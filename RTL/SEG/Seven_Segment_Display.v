==> flow/design.v <==
parameter	H_MAX					= 1600;			 
parameter	V_MAX					= 900;			 
parameter	R480_272P				= 0;			 
parameter	R640_480P 				= 1;			 
parameter	R720_480P 				= 2;			
parameter	R1280_720P				= 3;
parameter	R1600_900P				= 4;
parameter	R800_600P				= 5;
parameter	RESOLUTION_WIDTH		=$clog2(R800_600P);
parameter H_480_272p_S				= 45;				 
parameter H_480_272p_FP				= 0; 				 
parameter H_480_272p_AV				= 480; 				 
parameter H_480_272p_BP				= 0;				 
parameter V_480_272p_S				= 16;				 
parameter V_480_272p_FP				= 0; 				 
parameter V_480_272p_AV				= 272; 				 
parameter V_480_272p_BP				= 0;				 
parameter H_480_272p_AV_FP			= H_480_272p_AV + H_480_272p_FP;
parameter H_480_272p_AV_FP_S		= H_480_272p_AV + H_480_272p_FP + H_480_272p_S;
parameter H_480_272p_AV_FP_S_BP		= H_480_272p_AV + H_480_272p_FP + H_480_272p_S + H_480_272p_BP;
parameter V_480_272p_AV_FP			= V_480_272p_AV + V_480_272p_FP;
parameter V_480_272p_AV_FP_S		= V_480_272p_AV + V_480_272p_FP + V_480_272p_S;
parameter V_480_272p_AV_FP_S_BP		= V_480_272p_AV + V_480_272p_FP + V_480_272p_S + V_480_272p_BP;
parameter H_480_272p_POL			= 0;			 
parameter V_480_272p_POL			= 0;			 
parameter H_640_480p_S				= 96;				 
parameter H_640_480p_FP				= 16; 				 
parameter H_640_480p_AV				= 640; 				 
parameter H_640_480p_BP				= 48;				 
parameter V_640_480p_S				= 2;				 
parameter V_640_480p_FP				= 33; 				 
parameter V_640_480p_AV				= 480; 				 
parameter V_640_480p_BP				= 10;				 
parameter H_640_480p_AV_FP			= H_640_480p_AV + H_640_480p_FP;
parameter H_640_480p_AV_FP_S		= H_640_480p_AV + H_640_480p_FP + H_640_480p_S;
parameter H_640_480p_AV_FP_S_BP		= H_640_480p_AV + H_640_480p_FP + H_640_480p_S + H_640_480p_BP;
parameter V_640_480p_AV_FP			= V_640_480p_AV + V_640_480p_FP;
parameter V_640_480p_AV_FP_S		= V_640_480p_AV + V_640_480p_FP + V_640_480p_S;
parameter V_640_480p_AV_FP_S_BP		= V_640_480p_AV + V_640_480p_FP + V_640_480p_S + V_640_480p_BP;
parameter H_640_480p_POL			= 0;			 
parameter V_640_480p_POL			= 0;			 
parameter H_720_480p_S				= 62;				 
parameter H_720_480p_FP				= 16; 				 
parameter H_720_480p_AV				= 720; 				 
parameter H_720_480p_BP				= 60;				 
parameter V_720_480p_S				= 6;				 
parameter V_720_480p_FP				= 9; 				 
parameter V_720_480p_AV				= 480; 				 
parameter V_720_480p_BP				= 30;				 
parameter H_720_480p_AV_FP			= H_720_480p_AV + H_720_480p_FP;
parameter H_720_480p_AV_FP_S		= H_720_480p_AV + H_720_480p_FP + H_720_480p_S;
parameter H_720_480p_AV_FP_S_BP		= H_720_480p_AV + H_720_480p_FP + H_720_480p_S + H_720_480p_BP;
parameter V_720_480p_AV_FP			= V_720_480p_AV + V_720_480p_FP;
parameter V_720_480p_AV_FP_S		= V_720_480p_AV + V_720_480p_FP + V_720_480p_S;
parameter V_720_480p_AV_FP_S_BP		= V_720_480p_AV + V_720_480p_FP + V_720_480p_S + V_720_480p_BP;
parameter H_720_480p_POL			= 0;			 
parameter V_720_480p_POL			= 0;			 
parameter H_1280_720p_S				= 40;				 
parameter H_1280_720p_FP			= 110; 				 
parameter H_1280_720p_AV			= 1280; 			 
parameter H_1280_720p_BP			= 220;				 
parameter V_1280_720p_S				= 5;				 
parameter V_1280_720p_FP			= 5; 				 
parameter V_1280_720p_AV			= 720; 				 
parameter V_1280_720p_BP			= 20;				 
parameter H_1280_720p_AV_FP			= H_1280_720p_AV + H_1280_720p_FP;
parameter H_1280_720p_AV_FP_S		= H_1280_720p_AV + H_1280_720p_FP + H_1280_720p_S;
parameter H_1280_720p_AV_FP_S_BP	= H_1280_720p_AV + H_1280_720p_FP + H_1280_720p_S + H_1280_720p_BP;
parameter V_1280_720p_AV_FP			= V_1280_720p_AV + V_1280_720p_FP;
parameter V_1280_720p_AV_FP_S		= V_1280_720p_AV + V_1280_720p_FP + V_1280_720p_S;
parameter V_1280_720p_AV_FP_S_BP	= V_1280_720p_AV + V_1280_720p_FP + V_1280_720p_S + V_1280_720p_BP;
parameter H_1280_720p_POL			= 1;			 
parameter V_1280_720p_POL			= 1;			 
parameter H_1600_900p_S				= 20;				 
parameter H_1600_900p_FP			= 60; 				 
parameter H_1600_900p_AV			= 1600; 			 
parameter H_1600_900p_BP			= 120;				 
parameter V_1600_900p_S				= 10;				 
parameter V_1600_900p_FP			= 20; 				 
parameter V_1600_900p_AV			= 900; 				 
parameter V_1600_900p_BP			= 70;				 
parameter H_1600_900p_AV_FP			= H_1600_900p_AV + H_1600_900p_FP;
parameter H_1600_900p_AV_FP_S		= H_1600_900p_AV + H_1600_900p_FP + H_1600_900p_S;
parameter H_1600_900p_AV_FP_S_BP	= H_1600_900p_AV + H_1600_900p_FP + H_1600_900p_S + H_1600_900p_BP;
parameter V_1600_900p_AV_FP			= V_1600_900p_AV + V_1600_900p_FP;
parameter V_1600_900p_AV_FP_S		= V_1600_900p_AV + V_1600_900p_FP + V_1600_900p_S;
parameter V_1600_900p_AV_FP_S_BP	= V_1600_900p_AV + V_1600_900p_FP + V_1600_900p_S + V_1600_900p_BP;
parameter H_1600_900p_POL			= 1;			 
parameter V_1600_900p_POL			= 1;			 
parameter H_800_600p_S				= 128;				 
parameter H_800_600p_FP				= 40; 				 
parameter H_800_600p_AV				= 800; 			 
parameter H_800_600p_BP				= 88;				 
parameter V_800_600p_S				= 4;				 
parameter V_800_600p_FP				= 1; 				 
parameter V_800_600p_AV				= 600; 				 
parameter V_800_600p_BP				= 23;				 
parameter H_800_600p_AV_FP			= H_800_600p_AV + H_800_600p_FP;
parameter H_800_600p_AV_FP_S		= H_800_600p_AV + H_800_600p_FP + H_800_600p_S;
parameter H_800_600p_AV_FP_S_BP		= H_800_600p_AV + H_800_600p_FP + H_800_600p_S + H_800_600p_BP;
parameter V_800_600p_AV_FP			= V_800_600p_AV + V_800_600p_FP;
parameter V_800_600p_AV_FP_S		= V_800_600p_AV + V_800_600p_FP + V_800_600p_S;
parameter V_800_600p_AV_FP_S_BP		= V_800_600p_AV + V_800_600p_FP + V_800_600p_S + V_800_600p_BP;
parameter H_800_600p_POL			= 1;			 
parameter V_800_600p_POL			= 1;			 
parameter	integer		TopLeft_X			= 150;
parameter	integer		TopLeft_Y			= 300;
parameter	integer		TopRight_X			= 3950;
parameter	integer		TopRight_Y			= 300;
parameter	integer		BottomLeft_X		= 150;
parameter	integer		BottomLeft_Y		= 3800;
parameter	integer		BottomRight_X		= 3950;
parameter	integer		BottomRight_Y		= 3800;
parameter	integer		XPlateR				= 900;
parameter 	integer		YPlateR				= 245;
`timescale 1ns / 1ps
`default_nettype none	 
module Seven_Segment_Display 
   #(parameter	CLOCKFREQ	= 100,	 
					DIGITS		= 4)
    (input  wire                clk_i,
     input  wire [DIGITS*4-1:0] data_i,
     input	wire [DIGITS-1:0]   dots_i,
     output	reg  [DIGITS-1:0]   an_o,
     output	wire [7:0]          ca_o);
	parameter 	integer		DISP_FREQ			=	20*DIGITS;
	parameter	integer		DISP_FREQ_CYCLES	=	(CLOCKFREQ*1000/DISP_FREQ);	 
	parameter					ZERO					=	7'b1000000;	 
	parameter					ONE					=	7'b1111001;	
	parameter					TWO					=	7'b0100100;
	parameter					THREE					=	7'b0110000;
	parameter					FOUR					=	7'b0011001;
	parameter					FIVE					=	7'b0010010;
	parameter					SIX					=	7'b0000010;
	parameter					SEVEN					=	7'b1111000;		
	parameter					EIGHT					=	7'b0000000;
	parameter					NINE					=	7'b0010000;
	parameter					A						=	7'b0001000;	 
	parameter					B						=	7'b0000011;
	parameter					C						=	7'b1000110;
	parameter					D						=	7'b0100001;
	parameter					E						=	7'b0000110;
	parameter					F						=	7'b0001110;
	parameter					DEFAULT				=	7'b0001001;	 
	reg		[$clog2(DISP_FREQ_CYCLES)-1:0]		refreshCnt;
	reg		[$clog2(DIGITS)-1:0]						DigitNo;
	reg		[3:0]											Digit;
	reg		[6:0]											HexDigit;
	wire														Dot;
	wire														DisplayCLK;
	initial
		begin
			refreshCnt	=	'b0;
			DigitNo		=	'b0;
		end
	always@(Digit)
		case(Digit)
			0	:	HexDigit	=	ZERO;
			1	:	HexDigit	=	ONE;
			2	:	HexDigit	=	TWO;
			3	:	HexDigit	=	THREE;
			4	:	HexDigit	=	FOUR;
			5	:	HexDigit	=	FIVE;
			6	:	HexDigit	=	SIX;
			7	:	HexDigit	=	SEVEN;
			8	:	HexDigit	=	EIGHT;
			9	:	HexDigit	=	NINE;
			10	:	HexDigit	=	A;
			11	:	HexDigit	=	B;	
			12	:	HexDigit	=	C;
			13	:	HexDigit	=	D;	
			14	:	HexDigit	=	E;
			15	:	HexDigit	=	F;
			default:	HexDigit	=	DEFAULT;
		endcase
	always@(data_i, DigitNo)
		case(DigitNo)
        0   :  Digit = data_i[3:0];
        1  	:	Digit = data_i[7:4];
        2   :  Digit = data_i[11:8];
        3   :  Digit = data_i[15:12];
			default: Digit = DEFAULT;
		endcase
	assign	Dot  =	~dots_i[DigitNo];
	assign	ca_o =	{Dot,HexDigit};
   always@(posedge clk_i)
	   if(refreshCnt	==	DISP_FREQ_CYCLES-1) refreshCnt	<=	'b0;
		else                                  refreshCnt	<=	refreshCnt + 1'b1;
   always@(posedge clk_i)
	   if(refreshCnt	==	DISP_FREQ_CYCLES-1)
		   if  ((DigitNo+1) ==	DIGITS) DigitNo <=	'b0;
			else                         DigitNo <=	DigitNo + 1'b1;
   always@(DigitNo) begin
      an_o				<=	4'hF;
      an_o[DigitNo]	<=	1'b0;
   end
endmodule
# Tool chain data of Seven_Segment_Display
# Tool output for the design above, in the order of the flow.
# Lines are those of the file above, counted from 1.
# Not given: -
dict set report setup {
  top {Seven_Segment_Display}
  clock {clk_i}
  library {sky130hd}
  pvt_corner {tt_025C_1v80}
}

# Word-level counts
# Yosys after proc, flatten, opt, wreduce and memory -nomap, before mapping. Enables and synchronous resets that opt folds into registers are not counted as muxes. Memory bits, and registers merged into a memory's read port (data or address), are not among the register bits. Print and check cells are not counted.
# Memory sizes are those after Yosys's memory passes, which may raise the word count (mostly to a power of two), join words into wider ones and drop unused or constant bits.
dict set report word_totals {
  regBits 13
  latch_bits 0
  ramBits 0
  mem_bits_ro 112
  clocked_rd_ports_x_width 0
  mem_count 1
  in_bits 21
  out_inout_bits 12
}
# memory words width read_ports wr line_no
set memory_table {}
lappend memory_table {{(name not given)} 16 7 1 0 157} ;# case(Digit)
dict set report op_classes {
  addsub 4
  multipliers 0
  div 0
  n_cmp 0
  n_eq 5
  shift 3
  muxes 1
  bitwise 3
  reduce_and_logical 1
}
# operator count
set op_table {}
lappend op_table {{parallel mux 4 bit (select 4 bit)} 1}
lappend op_table {{adder 11 x 1 -> 11 bit with constant B} 1}
lappend op_table {{== test 11 bit with constant B} 1}
lappend op_table {{variable shift 1 x 3 -> 4 bit with constant A} 2}
lappend op_table {{== test 2 bit with constant B} 2}
lappend op_table {{indexed select 4 x 2 -> 1 bit} 1}
lappend op_table {{bitwise OR 4 bit} 1}
lappend op_table {{NOT 4 bit} 1}
lappend op_table {{adder 2 x 1 -> 3 bit with constant B} 1}
lappend op_table {{negation 2 -> 3 bit} 1}
lappend op_table {{== test 3 bit with constant B} 1}
lappend op_table {{adder 2 x 1 -> 2 bit with constant B} 1}
lappend op_table {{== test 2 x 1 -> 1 bit with constant B} 1}
lappend op_table {{logical NOT 2 bit} 1}
lappend op_table {{NOT 1 bit} 1}

# Depth
# Yosys ltp: most cells in a row. Word level: on the elaborated netlist, between registers, memories and ports. Mapped: between sequential cells and ports; inverters and the memories' decode and read muxes count.
dict set report depth {
  ltp_word 4
  abc_area 0
  ltp_mapped 9
}

# Netlist
# Yosys stat after the flow's synthesis: flattened, memories mapped to cells. It holds for the ABC_AREA given above (unset counts as 0); a run with the other value may have another netlist.
# Totals and module areas in this step are rounded.
# cell count type_area_um2
set by_type {}
lappend by_type {sky130_fd_sc_hd__dfxtp_1 11 220.211}
lappend by_type {sky130_fd_sc_hd__ha_1 13 162.656}
lappend by_type {sky130_fd_sc_hd__mux2i_1 10 100.096}
lappend by_type {sky130_fd_sc_hd__xnor2_1 9 78.826}
lappend by_type {sky130_fd_sc_hd__edfxtp_1 2 60.058}
lappend by_type {sky130_fd_sc_hd__inv_1 16 60.058}
lappend by_type {sky130_fd_sc_hd__nor2_1 11 41.29}
lappend by_type {sky130_fd_sc_hd__nand2_1 10 37.536}
lappend by_type {sky130_fd_sc_hd__a222oi_1 3 30.029}
lappend by_type {sky130_fd_sc_hd__o22ai_1 4 25.024}
lappend by_type {sky130_fd_sc_hd__mux2_2 2 22.522}
lappend by_type {sky130_fd_sc_hd__mux4_2 1 22.522}
lappend by_type {sky130_fd_sc_hd__nand3_1 4 20.019}
lappend by_type {sky130_fd_sc_hd__nor4_1 3 18.768}
lappend by_type {sky130_fd_sc_hd__nor4b_2 1 15.014}
lappend by_type {sky130_fd_sc_hd__buf_6 1 11.261}
lappend by_type {sky130_fd_sc_hd__a221o_1 1 10.01}
lappend by_type {sky130_fd_sc_hd__nor3_1 2 10.01}
# Other cell types: 9; their cells: 9.
dict set report synth_totals {
  mapped_cells 113
  yosys_area_um2 1011
  seqArea_um2 280.3
  ff_cells 13
  n_buf 3
}

# Path before layout
# Path of least setup slack by OpenSTA after synthesis, without wires, with an ideal clock, recovery checks aside; 20% of the period is set as input and as output delay. Where synthesis merged equal registers, the netlist keeps one of their names.
dict set report synth_path {
  path_kind {flip-flop to output port}
  startpoint {register DigitNo[0]}
  endpoint {output ca_o[4]}
  tclk_ns 2.69
  out_delay_ns 0.538
  launch_ns 0.000
  arrival_time_ns 2.251
  required_time_ns 2.152
  setup_slack_ns -0.099
  delay_ns 2.251
  path_stages 9
  path_buffers 1
  synth_period_reached_ns 2.789
}
# "delay_ns" = arrival - input delay + setup time.
# At an output port there is no setup time.
# "path_stages": output pins that drive a net of the path, with the launching flip-flop's if there is one; two outputs of one cell count as two.
# "synth_period_reached_ns" = period - worst setup slack (recovery checks aside). The figure is calculated, with input and output delays left at 20% of the set period.
# The rows between start and end are the longest chain of elaborated cells between them; the timing report does not say that the signal goes this way. Where chains are equally long, one stands for them.
# A line is the first line of the expression or statement that the cell stems from. Yosys adds cells for indexed reads and writes and turns some case tables into memories.
# A memory read counts as a cell of the chain, while the word-level depth stops at memories.
dict set report synth_via {
  path_cell_list {sky130_fd_sc_hd__edfxtp_1 -> sky130_fd_sc_hd__inv_1 -> sky130_fd_sc_hd__ha_1 -> sky130_fd_sc_hd__clkbuf_1 -> sky130_fd_sc_hd__mux2i_1 -> sky130_fd_sc_hd__inv_1 -> sky130_fd_sc_hd__ha_1 -> sky130_fd_sc_hd__or3_2 -> sky130_fd_sc_hd__o21ai_0}
  elab_chain_cells 3
  cells_between 6
  lines_between 2
  classes_between {eq/ne (3); mux (1); reduce/logical (1); memory (1)}
}
# element line_no
set synth_lines {}
lappend synth_lines {{start: declaration} 146} ;# reg [$clog2(DIGITS)-1:0] DigitNo;
lappend synth_lines {{start: assignment} 191} ;# if ((DigitNo+1) == DIGITS) DigitNo <= 'b0;
lappend synth_lines {{start: assignment} 192} ;# else DigitNo <= DigitNo + 1'b1;
lappend synth_lines {{== test 2 bit} 177} ;# case(DigitNo)
lappend synth_lines {{parallel mux 4 bit (select 4 bit)} 177}
lappend synth_lines {{memory (16 x 7 bit)} 157} ;# case(Digit)
lappend synth_lines {{end: declaration} 125} ;# output wire [7:0] ca_o);

# Path in the finished layout
# From the final timing report of run 1: the path of least setup slack in the routed layout; clock arrival at registers is part of the times.
dict set report layout_path {
  path_kind {flip-flop to output port}
  startpoint {register DigitNo[1]}
  endpoint {output ca_o[0]}
  tclk_ns 2.88
  out_delay_ns 0.58
  launch_ns 0.28
  arrival_time_ns 2.37
  required_time_ns 2.30
  setup_slack_ns -0.06
  path_stages 9
  path_buffers 1
}
# The rows between start and end are the longest chain of elaborated cells between them; the timing report does not say that the signal goes this way. Where chains are equally long, one stands for them.
# A memory read counts as a cell of the chain, while the word-level depth stops at memories.
dict set report layout_via {
  path_cell_list {sky130_fd_sc_hd__edfxtp_1 -> sky130_fd_sc_hd__ha_4 -> sky130_fd_sc_hd__a222oi_1 -> sky130_fd_sc_hd__mux2_4 -> sky130_fd_sc_hd__inv_4 -> sky130_fd_sc_hd__ha_4 -> sky130_fd_sc_hd__and3_4 -> sky130_fd_sc_hd__a221o_1 -> sky130_fd_sc_hd__buf_2}
  elab_chain_cells 3
  cells_between 6
  lines_between 2
  classes_between {eq/ne (3); mux (1); reduce/logical (1); memory (1)}
}
# element line_no
set layout_lines {}
lappend layout_lines {{start: declaration} 146} ;# reg [$clog2(DIGITS)-1:0] DigitNo;
lappend layout_lines {{start: assignment} 191} ;# if ((DigitNo+1) == DIGITS) DigitNo <= 'b0;
lappend layout_lines {{start: assignment} 192} ;# else DigitNo <= DigitNo + 1'b1;
lappend layout_lines {{== test 2 bit} 177} ;# case(DigitNo)
lappend layout_lines {{parallel mux 4 bit (select 4 bit)} 177}
lappend layout_lines {{memory (16 x 7 bit)} 157} ;# case(Digit)
lappend layout_lines {{end: declaration} 125} ;# output wire [7:0] ca_o);

# Stored flow runs of Seven_Segment_Display (2 of them; Yosys, OpenROAD, sky130hd). They differ in their settings and are not a sequence. Constraints: input delay and output delay 20% of the set period each, output load 0.01 pF.
# "achieved_period_ns" = clock period - worst setup slack. The figure is calculated, with input and output delays left at 20% of the set period.
# "worst_path_time_ns" = time allowed to the worst setup path (clock period - input delay - output delay, where it has them) - its slack; a late launch clock adds to it, a late capture clock takes from it.
# "power_total_mw" is the tool's figure for a default switching activity; nothing was simulated.
# Results are given in rounded form.
run="run 1" settings period_ns=2.88 CORE_UTILIZATION=34 SETUP_SLACK_MARGIN=0.69 PLACE_DENSITY_LB_ADDON=0.09 GPL_TIMING_DRIVEN=1 CTS_CLUSTER_DIAMETER=58 MAX_ROUTING_LAYER="met5" CAP_MARGIN=20 CORE_MARGIN=2 SLEW_MARGIN=20
run="run 1" results post_route_stdcell_area_um2=1795 fin_hold_ws_ns=0.484 yosys_chip_area_um2=1011 post_route_util_frac=0.646 power_total_mw=0.3272 achieved_period_ns=2.943 die_footprint_um2=3426 setup_worst_slack_ns=-0.063 worst_path_time_ns=2.37 worst_path_kind="flip-flop to output port" final_setup_tns_ns=-0.189
run="run 2" settings period_ns=3.44 CORE_UTILIZATION=43 CAP_MARGIN=20 CORE_MARGIN=2 SLEW_MARGIN=20
run="run 2" results post_route_stdcell_area_um2=1469 fin_hold_ws_ns=0.479 yosys_chip_area_um2=1011 post_route_util_frac=0.664 power_total_mw=0.2711 achieved_period_ns=3.285 die_footprint_um2=2755 setup_worst_slack_ns=0.155 worst_path_time_ns=1.91 worst_path_kind="input port to output port" final_setup_tns_ns=0.000
